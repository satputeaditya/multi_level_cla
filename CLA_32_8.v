==> flow/design.v <==
`timescale 1ns  / 10 ps
module CLA_32_8 (   input  [31:0] a_inp, 
                    input  [31:0] b_inp,
                    output reg [31:0] s_out,
                    output reg        c_out,
                    input         clock,
                    input         reset);
wire       Cin_1      ,Cin_2      ,Cin_3      ,Cin_4;
wire       Cout_1     ,Cout_2     ,Cout_3     ,Cout_4;
reg  [7:0] A_1        ,A_2        ,A_3        ,A_4;
reg  [7:0] B_1        ,B_2        ,B_3        ,B_4;
wire [7:0] Sum_1      ,Sum_2      ,Sum_3      ,Sum_4;
wire [7:0] Generate_1    ,Generate_3   ;
wire [7:0] Propogate_1  ,Propogate_3  ;
wire [7:0]  Ignore_1 ,Ignore_2 ,Ignore_3 ,Ignore_4;
wire [15:0] Propogate_2,Generate_2,Propogate_4,Generate_4;
assign {Generate_4 ,Generate_2 }   = ({A_4,A_3,A_2,A_1} & {B_4,B_3,B_2,B_1});
assign {Propogate_4,Propogate_2}   = ({A_4,A_3,A_2,A_1} ^ {B_4,B_3,B_2,B_1});
assign Cin_1 = 0;
assign Cin_2 = Cout_1;
assign Cin_3 = Cout_2;
assign Cin_4 = Cout_3;
always@(posedge clock or posedge reset) 
begin
    if (reset) 
        begin
            s_out <= 'b0;
            c_out <= 'b0;
            A_1   <= 'b0;
            A_2   <= 'b0;
            A_3   <= 'b0;
            A_4   <= 'b0;
            B_1   <= 'b0;
            B_2   <= 'b0;                                     
            B_3   <= 'b0;
            B_4   <= 'b0;                                     
        end
    else 
        begin
            {A_4,A_3,A_2,A_1} <= a_inp;
            {B_4,B_3,B_2,B_1} <= b_inp;
            s_out <= {Sum_4,Sum_3,Sum_2,Sum_1};
            c_out <= Cout_4;
        end
end
CLA_8 U1 (Cin_1, A_1, B_1, Sum_1, Generate_1 ,Propogate_1 );
CLA_8 U2 (Cin_2, A_2, B_2, Sum_2, Ignore_1   ,Ignore_2 );
CLA_8 U3 (Cin_3, A_3, B_3, Sum_3, Generate_3 ,Propogate_3 );
CLA_8 U4 (Cin_4, A_4, B_4, Sum_4, Ignore_3   ,Ignore_4    );
carry_out_8 U5 (Cin_1, Generate_1, Propogate_1, Cout_1);                    
carry_out_16 U6 (Cin_1, Generate_2, Propogate_2, Cout_2);                    
carry_out_8 U7 (Cin_3, Generate_3, Propogate_3, Cout_3);                    
carry_out_16 U8 (Cin_3, Generate_4, Propogate_4, Cout_4); 
endmodule
`timescale 1ns  / 10 ps
module CLA_8  (      
                    input  Cin,
                    input  [7:0] A, B,
                    output [7:0] Sum,Generate ,Propogate);
wire [7:0] Carry,g,p; 
assign Sum          = (A ^ B^ Carry);
assign g  		    = (A & B);                 
assign p  		    = (A ^ B);				   
assign Carry_out    = Carry;				   
assign Generate     = g;				   
assign Propogate    = p; 
assign Carry[0] =   Cin ;
assign Carry[1] =(( Cin & p[0])                                     |  g[0]);
assign Carry[2] =(( Cin & p[0]&p[1] )                               | (g[0]&p[1])                               |  g[1]);
assign Carry[3] =(( Cin & p[0]&p[1]&p[2])                           | (g[0]&p[1]&p[2])                          | (g[1]&p[2])                           |  g[2] );
assign Carry[4] =(( Cin & p[0]&p[1]&p[2]&p[3])                      | (g[0]&p[1]&p[2]&p[3])                     | (g[1]&p[2]&p[3])                      | (g[2]&p[3])                       |  g[3] );
assign Carry[5] =(( Cin & p[0]&p[1]&p[2]&p[3]&p[4])                 | (g[0]&p[1]&p[2]&p[3]&p[4])                | (g[1]&p[2]&p[3]&p[4])                 | (g[2]&p[3]&p[4])                  | (g[3]&p[4])                   | g[4]  );
assign Carry[6] =(( Cin & p[0]&p[1]&p[2]&p[3]&p[4]&p[5])            | (g[0]&p[1]&p[2]&p[3]&p[4]&p[5])           | (g[1]&p[2]&p[3]&p[4]&p[5])            | (g[2]&p[3]&p[4]&p[5])             | (g[3]&p[4]&p[5])              | g[4]&p[5]             | g[5] );
assign Carry[7] =(( Cin & p[0]&p[1]&p[2]&p[3]&p[4]&p[5]&p[6])       | (g[0]&p[1]&p[2]&p[3]&p[4]&p[5]&p[6])      | (g[1]&p[2]&p[3]&p[4]&p[5]&p[6])       | (g[2]&p[3]&p[4]&p[5]&p[6])        | (g[3]&p[4]&p[5]&p[6])         | g[4]&p[5]&p[6]        | g[5]&p[6]         | g[6] );
endmodule
`timescale 1ns  / 10 ps
module carry_out_4 (input  Cin,   input  [3:0] g, p, output Cout);
assign Cout =(( Cin & p[0]&p[1]&p[2]&p[3])     | (g[0]&p[1]&p[2]&p[3])     | (g[1]&p[2]&p[3])      | (g[2]&p[3])       |  g[3] );
endmodule
`timescale 1ns  / 10 ps
module carry_out_8 ( input  Cin,   input  [7:0] g, p, output Cout);
assign Cout = (( Cin & p[0]&p[1]&p[2]&p[3]&p[4]&p[5]&p[6]&p[7])  | (g[0]&p[1]&p[2]&p[3]&p[4]&p[5]&p[6]&p[7]) | (g[1]&p[2]&p[3]&p[4]&p[5]&p[6]&p[7])  | (g[2]&p[3]&p[4]&p[5]&p[6]&p[7])   | (g[3]&p[4]&p[5]&p[6]&p[7])    | g[4]&p[5]&p[6]&p[7]   | g[5]&p[6]&p[7]    | g[6]&p[7] | g[7]);  
endmodule
`timescale 1ns  / 10 ps
module carry_out_16 ( input  Cin,   input  [15:0] g, p, output Cout);
assign Cout = (( Cin &  p[0] &p[1]  &p[2]  &p[3]  &p[4]  &p[5]  &p[6]  &p[7]  &p[8]  &p[9]  &p[10] &p[11] &p[12] &p[13] &p[14] &p[15])  | 
                       (g[0] &p[1]  &p[2]  &p[3]  &p[4]  &p[5]  &p[6]  &p[7]  &p[8]  &p[9]  &p[10] &p[11] &p[12] &p[13] &p[14] &p[15])  | 
                       (g[1] &p[2]  &p[3]  &p[4]  &p[5]  &p[6]  &p[7]  &p[8]  &p[9]  &p[10] &p[11] &p[12] &p[13] &p[14] &p[15])  | 
                       (g[2] &p[3]  &p[4]  &p[5]  &p[6]  &p[7]  &p[8]  &p[9]  &p[10] &p[11] &p[12] &p[13] &p[14] &p[15])  | 
                       (g[3] &p[4]  &p[5]  &p[6]  &p[7]  &p[8]  &p[9]  &p[10] &p[11] &p[12] &p[13] &p[14] &p[15])  | 
                       (g[4] &p[5]  &p[6]  &p[7]  &p[8]  &p[9]  &p[10] &p[11] &p[12] &p[13] &p[14] &p[15])  | 
                       (g[5] &p[6]  &p[7]  &p[8]  &p[9]  &p[10] &p[11] &p[12] &p[13] &p[14] &p[15])  | 
                       (g[6] &p[7]  &p[8]  &p[9]  &p[10] &p[11] &p[12] &p[13] &p[14] &p[15])  | 
                       (g[7] &p[8]  &p[9]  &p[10] &p[11] &p[12] &p[13] &p[14] &p[15])  | 
                       (g[8] &p[9]  &p[10] &p[11] &p[12] &p[13] &p[14] &p[15])  | 
                       (g[9] &p[10] &p[11] &p[12] &p[13] &p[14] &p[15])  | 
                      (g[10] &p[11] &p[12] &p[13] &p[14] &p[15])  | 
                      (g[11] &p[12] &p[13] &p[14] &p[15])  | 
                      (g[12] &p[13] &p[14] &p[15])  | 
                      (g[13] &p[14] &p[15])  | 
                      (g[14] &p[15])  | 
                      (g[15])
					   );
endmodule
`timescale 1ns  / 10 ps
module carry_out_32 ( input  Cin,   input  [31:0] g, p, output Cout);
assign Cout = (( Cin &  p[0] &p[1]  &p[2]  &p[3]  &p[4]  &p[5]  &p[6]  &p[7]  &p[8]  &p[9]  &p[10] &p[11] &p[12] &p[13] &p[14] &p[15] &p[16] &p[17] &p[18] &p[19] &p[20] &p[21] &p[22] &p[23] &p[24] &p[25] &p[26] &p[27] &p[28] &p[29] &p[30] &p[31])  | 
                       (g[0] &p[1]  &p[2]  &p[3]  &p[4]  &p[5]  &p[6]  &p[7]  &p[8]  &p[9]  &p[10] &p[11] &p[12] &p[13] &p[14] &p[15] &p[16] &p[17] &p[18] &p[19] &p[20] &p[21] &p[22] &p[23] &p[24] &p[25] &p[26] &p[27] &p[28] &p[29] &p[30] &p[31])  | 
                       (g[1] &p[2]  &p[3]  &p[4]  &p[5]  &p[6]  &p[7]  &p[8]  &p[9]  &p[10] &p[11] &p[12] &p[13] &p[14] &p[15] &p[16] &p[17] &p[18] &p[19] &p[20] &p[21] &p[22] &p[23] &p[24] &p[25] &p[26] &p[27] &p[28] &p[29] &p[30] &p[31])  |  
                       (g[2] &p[3]  &p[4]  &p[5]  &p[6]  &p[7]  &p[8]  &p[9]  &p[10] &p[11] &p[12] &p[13] &p[14] &p[15] &p[16] &p[17] &p[18] &p[19] &p[20] &p[21] &p[22] &p[23] &p[24] &p[25] &p[26] &p[27] &p[28] &p[29] &p[30] &p[31])  | 
                       (g[3] &p[4]  &p[5]  &p[6]  &p[7]  &p[8]  &p[9]  &p[10] &p[11] &p[12] &p[13] &p[14] &p[15] &p[16] &p[17] &p[18] &p[19] &p[20] &p[21] &p[22] &p[23] &p[24] &p[25] &p[26] &p[27] &p[28] &p[29] &p[30] &p[31])  | 
                       (g[4] &p[5]  &p[6]  &p[7]  &p[8]  &p[9]  &p[10] &p[11] &p[12] &p[13] &p[14] &p[15] &p[16] &p[17] &p[18] &p[19] &p[20] &p[21] &p[22] &p[23] &p[24] &p[25] &p[26] &p[27] &p[28] &p[29] &p[30] &p[31])  | 
                       (g[5] &p[6]  &p[7]  &p[8]  &p[9]  &p[10] &p[11] &p[12] &p[13] &p[14] &p[15] &p[16] &p[17] &p[18] &p[19] &p[20] &p[21] &p[22] &p[23] &p[24] &p[25] &p[26] &p[27] &p[28] &p[29] &p[30] &p[31])  | 
                       (g[6] &p[7]  &p[8]  &p[9]  &p[10] &p[11] &p[12] &p[13] &p[14] &p[15] &p[16] &p[17] &p[18] &p[19] &p[20] &p[21] &p[22] &p[23] &p[24] &p[25] &p[26] &p[27] &p[28] &p[29] &p[30] &p[31])  | 
                       (g[7] &p[8]  &p[9]  &p[10] &p[11] &p[12] &p[13] &p[14] &p[15] &p[16] &p[17] &p[18] &p[19] &p[20] &p[21] &p[22] &p[23] &p[24] &p[25] &p[26] &p[27] &p[28] &p[29] &p[30] &p[31])  | 
                       (g[8] &p[9]  &p[10] &p[11] &p[12] &p[13] &p[14] &p[15] &p[16] &p[17] &p[18] &p[19] &p[20] &p[21] &p[22] &p[23] &p[24] &p[25] &p[26] &p[27] &p[28] &p[29] &p[30] &p[31])  | 
                       (g[9] &p[10] &p[11] &p[12] &p[13] &p[14] &p[15] &p[16] &p[17] &p[18] &p[19] &p[20] &p[21] &p[22] &p[23] &p[24] &p[25] &p[26] &p[27] &p[28] &p[29] &p[30] &p[31])  | 
                       (g[10]&p[11] &p[12] &p[13] &p[14] &p[15] &p[16] &p[17] &p[18] &p[19] &p[20] &p[21] &p[22] &p[23] &p[24] &p[25] &p[26] &p[27] &p[28] &p[29] &p[30] &p[31])  | 
                       (g[11]&p[12] &p[13] &p[14] &p[15] &p[16] &p[17] &p[18] &p[19] &p[20] &p[21] &p[22] &p[23] &p[24] &p[25] &p[26] &p[27] &p[28] &p[29] &p[30] &p[31])  | 
                       (g[12]&p[13] &p[14] &p[15] &p[16] &p[17] &p[18] &p[19] &p[20] &p[21] &p[22] &p[23] &p[24] &p[25] &p[26] &p[27] &p[28] &p[29] &p[30] &p[31])  | 
                       (g[13]&p[14] &p[15] &p[16] &p[17] &p[18] &p[19] &p[20] &p[21] &p[22] &p[23] &p[24] &p[25] &p[26] &p[27] &p[28] &p[29] &p[30] &p[31])  | 
                       (g[14]&p[15] &p[16] &p[17] &p[18] &p[19] &p[20] &p[21] &p[22] &p[23] &p[24] &p[25] &p[26] &p[27] &p[28] &p[29] &p[30] &p[31])  | 
                       (g[15]&p[16] &p[17] &p[18] &p[19] &p[20] &p[21] &p[22] &p[23] &p[24] &p[25] &p[26] &p[27] &p[28] &p[29] &p[30] &p[31])  | 
                       (g[16]&p[17] &p[18] &p[19] &p[20] &p[21] &p[22] &p[23] &p[24] &p[25] &p[26] &p[27] &p[28] &p[29] &p[30] &p[31])  | 
                       (g[17]&p[18] &p[19] &p[20] &p[21] &p[22] &p[23] &p[24] &p[25] &p[26] &p[27] &p[28] &p[29] &p[30] &p[31])  | 
                       (g[18]&p[19] &p[20] &p[21] &p[22] &p[23] &p[24] &p[25] &p[26] &p[27] &p[28] &p[29] &p[30] &p[31])  | 
                       (g[19]&p[20] &p[21] &p[22] &p[23] &p[24] &p[25] &p[26] &p[27] &p[28] &p[29] &p[30] &p[31])  | 
                       (g[20]&p[21] &p[22] &p[23] &p[24] &p[25] &p[26] &p[27] &p[28] &p[29] &p[30] &p[31])  | 
                       (g[21]&p[22] &p[23] &p[24] &p[25] &p[26] &p[27] &p[28] &p[29] &p[30] &p[31])  | 
                       (g[22]&p[23] &p[24] &p[25] &p[26] &p[27] &p[28] &p[29] &p[30] &p[31])  | 
                       (g[23]&p[24] &p[25] &p[26] &p[27] &p[28] &p[29] &p[30] &p[31])  | 
                       (g[24]&p[25] &p[26] &p[27] &p[28] &p[29] &p[30] &p[31])  | 
                       (g[25]&p[26] &p[27] &p[28] &p[29] &p[30] &p[31])  | 
                       (g[26]&p[27] &p[28] &p[29] &p[30] &p[31])  | 
                       (g[27]&p[28] &p[29] &p[30] &p[31])  | 
                       (g[28]&p[29] &p[30] &p[31])  | 
                       (g[29]&p[30] &p[31])  | 
                       (g[30]&p[31])  | 
                       (g[31])
                       );
endmodule
# Step by step through the tools: CLA_32_8
# The steps from the RTL of CLA_32_8 to its reports follow in flow order.
# Lines are those of the file above, counted from 1.
# Operators: Yosys type, input widths -> output width; for muxes data width and select width s.
# Cell names lack the library's common part.
# The mark -- stands for no value.
[setup]
design = "CLA_32_8"
clock = "clock"
cell_library = "sky130hd"
corner = "tt_025C_1v80"

# After elaboration
# Source: Yosys, flattened and elaborated, memories not mapped. Widths are those after wreduce; folded enables and synchronous resets count as part of the registers. Registers that Yosys merges into a memory's read port (data or address) are not register bits. Print and check cells do not count. Equal cells are merged and count once.
[op_classes]
logic = 541
[op_table]
columns = ["cell", "n"]
rows = [
  ["$and 1x1->1", 376],
  ["$or 1x1->1", 151],
  ["$xor 8x8->8", 8],
  ["$and 32x32->32", 1],
  ["$xor 32x32->32", 1],
  ["$and 8x8->8", 2],
  ["$and 7x7->7", 2],
]
[word_totals]
in_bits = 66
regBits = 97
word_cells = 551

# Longest topological paths
# Depth = most cells in a row (Yosys ltp): at word level without a register or memory, in the mapped netlist without a sequential cell, where the memories' decode and read muxes count.
[logic_depth]
depth_word = 63
ABC_AREA = 0
mapped_depth = 18
depth_no_buf = 18

# Synthesis result
# Yosys stat after the flow's synthesis: flattened, memories mapped to cells. It holds for the ABC_AREA given above (unset counts as 0); a run with the other value may have another netlist.
# The area totals of this step are shown rounded.
[mapped]
synth_area_um2 = 3660
stdcells = 248
ffs = 97
[by_type]
columns = ["cell_type", "n", "type_area_um2"]
rows = [
  ["dfrtp_1", 97, 2.43E+03],
  ["ha_1", 36, 450.432],
  ["xnor2_1", 13, 113.859],
  ["xor2_1", 10, 87.584],
  ["fa_1", 4, 80.077],
  ["nor2_1", 19, 71.318],
  ["a21oi_1", 12, 60.058],
  ["o21a_1", 7, 52.55],
  ["or3_1", 6, 37.536],
  ["a21o_1", 4, 30.029],
  ["nand3_1", 4, 20.019],
  ["o21ai_1", 4, 20.019],
  ["inv_1", 5, 18.768],
  ["a211oi_1", 2, 15.014],
  ["nor3_1", 3, 15.014],
  ["o211ai_1", 2, 15.014],
  ["nand2b_1", 2, 12.512],
  ["o2111a_2", 1, 12.512],
]
# Not listed: further types 15, cells in them 17.
# By module: a second synthesis without flattening, with its own total; a netlist apart from the flattened one above.
[unflattened]
hier_cells = 373
hier_area_um2 = 4550
# Each row is one instance without its submodules.
[modules]
columns = ["mod", "n_inst", "area_um2", "seq_area_um2", "cells"]
rows = [
  ["CLA_32_8", 1, 2840, 2430, 131],
  ["CLA_8", 4, 333, 0.0, 44],
  ["carry_out_16", 2, 125, 0.0, 22],
  ["carry_out_8", 2, 65.1, 0.0, 11],
]

# Timing after synthesis
# Path of least setup slack by OpenSTA after synthesis, without wires, with an ideal clock, recovery checks aside; 20% of the period is set as input and as output delay. Where synthesis merged equal registers, the netlist keeps one of their names.
[synth_timing]
kind = "register to register"
startpoint = "register A_1[1]"
endpoint = "register s_out[28]"
path_stages = 19
tclk_ps = 6230
arrival_time_ps = 4177
setup_ps = 123
t_required_ps = 6107
path_slack_ps = 1930
path_delay_ps = 4300
synth_period_reached_ps = 4300
# "path_delay_ps" = arrival - input delay + setup time.
# "path_stages": output pins that drive a net of the path, with the launching flip-flop's if there is one; two outputs of one cell count as two.
# "synth_period_reached_ps" is the clock period less the worst setup slack; recovery checks do not enter. This is arithmetic on one report: input and output delays are still those of the set period (20% each).
# The rows between start and end are the longest chain of elaborated cells between them; the timing report does not say that the signal goes this way. Where chains are equally long, one stands for them.
# A line is the first line of the expression or statement that the cell stems from. Yosys adds cells for indexed reads and writes and turns some case tables into memories.
[synth_between]
path_cell_list = "dfrtp_1 ha_1 ha_1 o21a_1 o2111a_1 a21oi_2 a21oi_1 or3_1 ha_1 o21a_2 o2111a_2 a311o_2 a21o_1 ha_1 o21a_1 nor2_1 inv_2 a31o_1 xor2_1"
elab_chain_cells = 56
cone_cells = 71
classes_between = "logic: 71"
[synth_lines]
columns = ["element", "line", "text"]
rows = [
  ["from (decl)", 10, "reg  [7:0] A_1        ,A_2        ,A_3        ,A_4;"],
  ["from (assign)", 29, "A_1   <= 'b0;"],
  ["$xor 32x32->32", 18, "assign {Propogate_4,Propogate_2}   = ({A_4,A_3,A_2,A_1} ^ {B_4,B_3,B_2,B_1});"],
  ["$and 1x1->1 (15 in a row)", 87, "(g[0] &p[1]  &p[2]  &p[3]  &p[4]  &p[5]  &p[6]  &p[7]  &p[8]  &p[9]  &p[10] &p[11] &p[12] &p[13] &p[14] &p[15] ..."],
  ["$or 1x1->1 (15 in a row)", 86, "assign Cout = (( Cin &  p[0] &p[1]  &p[2]  &p[3]  &p[4]  &p[5]  &p[6]  &p[7]  &p[8]  &p[9]  &p[10] &p[11] &p[1 ..."],
  ["$and 1x1->1 (8 in a row)", 82, "assign Cout = (( Cin & p[0]&p[1]&p[2]&p[3]&p[4]&p[5]&p[6]&p[7])  | (g[0]&p[1]&p[2]&p[3]&p[4]&p[5]&p[6]&p[7]) | ..."],
  ["$or 1x1->1 (8 in a row)", 82, ""],
  ["$and 1x1->1 (4 in a row)", 71, "assign Carry[4] =(( Cin & p[0]&p[1]&p[2]&p[3])                      | (g[0]&p[1]&p[2]&p[3]) ..."],
  ["$or 1x1->1 (4 in a row)", 71, ""],
  ["$xor 8x8->8", 61, "assign Sum          = (A ^ B^ Carry);"],
  ["to (assign)", 27, "s_out <= 'b0;"],
  ["to (assign)", 42, "s_out <= {Sum_4,Sum_3,Sum_2,Sum_1};"],
  ["to (decl)", 4, "output reg [31:0] s_out,"],
]

# Worst path after layout
# Path of least setup slack in the final report of job 2 (OpenROAD, finished layout, wires in). Where an end is a register, its clock arrival counts in the times.
# The path's times are printed in steps of 10 ps; the period is the one set.
[layout_timing]
kind = "register to register"
startpoint = "register B_1[1]"
endpoint = "register s_out[28]"
t_required_ps = 3700
path_slack_ps = -580
setup_ps = 110
path_stages = 19
tclk_ps = 3480
arrival_time_ps = 4280
# The rows between start and end are the longest chain of elaborated cells between them; the timing report does not say that the signal goes this way. Where chains are equally long, one stands for them.
[layout_between]
path_cell_list = "dfrtp_1 ha_1 ha_2 o21a_1 o2111a_1 a21oi_2 a21oi_1 or3_1 ha_2 o21a_2 o2111a_2 a311o_2 a21o_1 ha_2 o21a_1 nor2_4 inv_2 a31o_1 xor2_1"
elab_chain_cells = 56
cone_cells = 71
classes_between = "logic: 71"
[layout_lines]
columns = ["element", "line", "text"]
rows = [
  ["from (decl)", 11, "reg  [7:0] B_1        ,B_2        ,B_3        ,B_4;"],
  ["from (assign)", 33, "B_1   <= 'b0;"],
  ["$xor 32x32->32", 18, "assign {Propogate_4,Propogate_2}   = ({A_4,A_3,A_2,A_1} ^ {B_4,B_3,B_2,B_1});"],
  ["$and 1x1->1 (15 in a row)", 87, "(g[0] &p[1]  &p[2]  &p[3]  &p[4]  &p[5]  &p[6]  &p[7]  &p[8]  &p[9]  &p[10] &p[11] &p[12] &p[13] &p[14] &p[15] ..."],
  ["$or 1x1->1 (15 in a row)", 86, "assign Cout = (( Cin &  p[0] &p[1]  &p[2]  &p[3]  &p[4]  &p[5]  &p[6]  &p[7]  &p[8]  &p[9]  &p[10] &p[11] &p[1 ..."],
  ["$and 1x1->1 (8 in a row)", 82, "assign Cout = (( Cin & p[0]&p[1]&p[2]&p[3]&p[4]&p[5]&p[6]&p[7])  | (g[0]&p[1]&p[2]&p[3]&p[4]&p[5]&p[6]&p[7]) | ..."],
  ["$or 1x1->1 (8 in a row)", 82, ""],
  ["$and 1x1->1 (4 in a row)", 71, "assign Carry[4] =(( Cin & p[0]&p[1]&p[2]&p[3])                      | (g[0]&p[1]&p[2]&p[3]) ..."],
  ["$or 1x1->1 (4 in a row)", 71, ""],
  ["$xor 8x8->8", 61, "assign Sum          = (A ^ B^ Carry);"],
  ["to (assign)", 27, "s_out <= 'b0;"],
  ["to (assign)", 42, "s_out <= {Sum_4,Sum_3,Sum_2,Sum_1};"],
  ["to (decl)", 4, "output reg [31:0] s_out,"],
]

# Measured data: module CLA_32_8, platform sky130hd, 2 stored runs of the flow under differing settings, order arbitrary. Input and output delays are each 20% of the period that was set; the output load is 0.01 pF.
# "achieved_period_ps" is the run's clock period less its worst setup slack. It is reckoned from that one timing run; input and output delays stay at 20% of the period that was set.
# "worst_path_allowed_less_slack_ps": the worst setup path's part of the clock period (all of it between registers, 20% less for each end at a port) less its slack. A launch clock that arrives late makes it longer, a capture clock that arrives late makes it shorter.
# "total_power_uw": no workload was simulated; the value follows from the tool's default switching activity.
# "worst_path_allowed_less_slack_ps" is known to 10 ps.
# Measured values are rounded.

[[run]]
name = "job 1"
[run.settings]
period_ns = 7.34
CORE_UTILIZATION = 60
SETUP_SLACK_MARGIN = -0.51
PLACE_DENSITY = 0.84
CORE_MARGIN = 3
CELL_PAD_IN_SITES_DETAIL_PLACEMENT = 1
GPL_ROUTABILITY_DRIVEN = 0
CTS_CLUSTER_SIZE = 26
MAX_ROUTING_LAYER = "met5"
CAP_MARGIN = 20
SLEW_MARGIN = 20
[run.results]
outcome = "stopped before the end: placement reported DPL-0033"

[[run]]
name = "job 2"
[run.settings]
period_ns = 3.48
CORE_UTILIZATION = 34
PLACE_DENSITY_LB_ADDON = 0.26
HOLD_SLACK_MARGIN = 0.17
CORE_ASPECT_RATIO = 1.55
ABC_AREA = 0
GPL_ROUTABILITY_DRIVEN = 0
MIN_ROUTING_LAYER = "met1"
CAP_MARGIN = 20
CORE_MARGIN = 2
SLEW_MARGIN = 20
[run.results]
design.die.area_um2 = 11600
worst_path_allowed_less_slack_ps = 4060
worst_setup_path_type = "register to register"
layout_stdcell_area_um2 = 5560
holdWs_ps = 484
setup_ws_ps = -577
utilization_frac = 0.525
achieved_period_ps = 4057
setup_tns_ps = -4050
total_power_uw = 2880
yosys_chip_area_um2 = 3660
